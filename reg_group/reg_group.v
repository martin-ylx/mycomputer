==> flow/design.v <==
module reg_group(
  input clk,
  input we,
  input [1:0] sr,
  input [1:0] dr,
  input [7:0] i,
  output reg [7:0] s,
  output reg [7:0] d
);
  reg [7:0] R0 = 8'h01, R1 = 8'h00, R2 = 8'h00, R3 = 8'h07;
  always @(*) begin
    case (sr)
      2'b00: s = R0;
      2'b01: s = R1;
      2'b10: s = R2;
      2'b11: s = R3;
      default: s = 8'b0;
    endcase
    case (dr)
      2'b00: d = R0;
      2'b01: d = R1;
      2'b10: d = R2;
      2'b11: d = R3;
      default: d = 8'b0;
    endcase
  end
  always @(negedge clk) begin
    case ({we,dr})
      3'b100: R0 <= i;
      3'b101: R1 <= i;
      3'b110: R2 <= i;
      3'b111: R3 <= i;
    endcase
  end
endmodule
# Step by step through the tools: reg_group

What the tools print for reg_group, step after step.
Line numbers count from 1 in the design file above.
Operators: Yosys type, input widths -> output width; for muxes data width and select width s.
The mark -- stands for no value.

Design top: reg_group
Clock input: clk
Cell library: sky130hd
Library corner: tt_025C_1v80

# Word level

Yosys after proc, flatten, opt, wreduce and memory -nomap, before mapping. Enables and synchronous resets that opt folds into registers are not counted as muxes. Memory bits, and registers merged into a memory's read port (data or address), are not among the register bits. Print and check cells are not counted. Equal cells are merged and count once.

Elaborated cells: 18
Output and inout port bits: 16
Bits in registers: 32
Bits of input ports: 14

Equality and inequality tests: 10
Muxes and demuxes: 2
Reductions and logical operators: 2

Operators with widths:

| operator           | count |
| $pmux 8 s4         | 2 |
| $eq 3x3->1 const B | 4 |
| $eq 2x2->1 const B | 4 |
| $eq 2x1->1 const B | 2 |
| $logic_not 2->1    | 2 |

# Depth

Depth = most cells in a row (Yosys ltp): at word level without a register or memory, in the mapped netlist without a sequential cell, where the memories' decode and read muxes count.

Word-level depth: 2
ABC_AREA: 0
Depth in mapped cells: 2
Depth with buffers taken out: 1

# Mapped cells and area

Source: synth_stat.txt of the flow (Yosys; design flattened, memories mapped). It holds for the ABC_AREA given above (unset counts as 0); a run with the other value may have another netlist.

Buffer cells: 4
Flip-flop cells: 32
Sequential area: 960.9 µm²
Standard cells after synthesis: 57
Cell area after synthesis: 1398.8 µm²

Cell types:

| type                      | count | total area (µm²) |
| sky130_fd_sc_hd__edfxtp_1 | 32    | 960.922 |
| sky130_fd_sc_hd__mux4_2   | 14    | 315.302 |
| sky130_fd_sc_hd__mux4_1   | 2     | 52.55 |
| sky130_fd_sc_hd__buf_6    | 2     | 22.522 |
| sky130_fd_sc_hd__and3b_2  | 2     | 20.019 |
| sky130_fd_sc_hd__and3_2   | 1     | 7.507 |
| sky130_fd_sc_hd__nor3b_1  | 1     | 7.507 |
| sky130_fd_sc_hd__buf_2    | 1     | 5.005 |
| sky130_fd_sc_hd__clkbuf_1 | 1     | 3.754 |
| sky130_fd_sc_hd__inv_1    | 1     | 3.754 |

Memo
Re: implementation data of reg_group

reg_group through Yosys and OpenROAD on sky130hd: 2 stored runs, unordered, with their settings and measured results. The constraints put input and output delay at 20% of the set period each and load the outputs with 0.01 pF.
"power consumption" rests on the timing tool's default activity at the inputs, not on a simulated workload.

## Stored run 1

==> flow/run.sh <==
#!/bin/bash
# the make line also repeats the synthesis and layout settings of config.mk as NAME=value (left out here)
make -C /OpenROAD-flow-scripts/flow DESIGN_CONFIG=/design/flow/config.mk WORK_HOME=/design/flow/orfs CLKGATE_MAP_FILE= finish
==> flow/config.mk <==
export PLATFORM = sky130hd
export DESIGN_NAME = reg_group
export DESIGN_NICKNAME = reg_group
export VERILOG_FILES = /design/flow/design.v
export SDC_FILE = /design/flow/constraint.sdc
export NUM_CORES = 4
export LEC_CHECK = 0
export CAP_MARGIN = 20
export CELL_PAD_IN_SITES_GLOBAL_PLACEMENT = 0
export CORE_MARGIN = 2
export CORE_UTILIZATION = 60
export CTS_CLUSTER_DIAMETER = 272
export CTS_CLUSTER_SIZE = 99
export MAX_ROUTING_LAYER = met5
export MIN_ROUTING_LAYER = met1
export PLACE_DENSITY_LB_ADDON = 0.19
export SLEW_MARGIN = 20
==> flow/constraint.sdc <==
create_clock -name core_clock -period 7.65 [get_ports {clk}]
set_input_delay 1.5300 -clock core_clock [delete_from_list [all_inputs] [get_ports {clk}]]
set_output_delay 1.5300 -clock core_clock [all_outputs]
set_load 0.01 [all_outputs]

| result of stored run 1 | value |
|---|---|
| standard-cell area after routing | 1871.8 µm² |
| utilization after routing | 84.6% |
| area of the die | 2733.7 µm² |
| total negative slack on setup checks | 0.000 ns |
| setup slack of the worst path | 0.531 ns |
| netlist area reported by Yosys | 1398.8 µm² |
| worst hold slack in the final report | 4.535 ns |
| power consumption | 0.4039 mW |

## Stored run 2

==> flow/run.sh <==
#!/bin/bash
# the make line also repeats the synthesis and layout settings of config.mk as NAME=value (left out here)
make -C /OpenROAD-flow-scripts/flow DESIGN_CONFIG=/design/flow/config.mk WORK_HOME=/design/flow/orfs CLKGATE_MAP_FILE= finish
==> flow/config.mk <==
export PLATFORM = sky130hd
export DESIGN_NAME = reg_group
export DESIGN_NICKNAME = reg_group
export VERILOG_FILES = /design/flow/design.v
export SDC_FILE = /design/flow/constraint.sdc
export NUM_CORES = 4
export LEC_CHECK = 0
export CAP_MARGIN = 20
export CORE_MARGIN = 2
export CORE_UTILIZATION = 26
export CTS_CLUSTER_SIZE = 98
export GPL_ROUTABILITY_DRIVEN = 1
export GPL_TIMING_DRIVEN = 1
export HOLD_SLACK_MARGIN = 0.27
export MIN_ROUTING_LAYER = met1
export PLACE_DENSITY_LB_ADDON = 0.12
export SLEW_MARGIN = 20
==> flow/constraint.sdc <==
create_clock -name core_clock -period 3.4 [get_ports {clk}]
set_input_delay 0.6800 -clock core_clock [delete_from_list [all_inputs] [get_ports {clk}]]
set_output_delay 0.6800 -clock core_clock [all_outputs]
set_load 0.01 [all_outputs]

| result of stored run 2 | value |
|---|---|
| standard-cell area after routing | 2021.9 µm² |
| netlist area reported by Yosys | 1398.8 µm² |
| total negative slack on setup checks | -4.879 ns |
| utilization after routing | 39.3% |
| worst hold slack in the final report | 2.052 ns |
| area of the die | 5983.0 µm² |
| power consumption | 0.9921 mW |
| setup slack of the worst path | -0.329 ns |
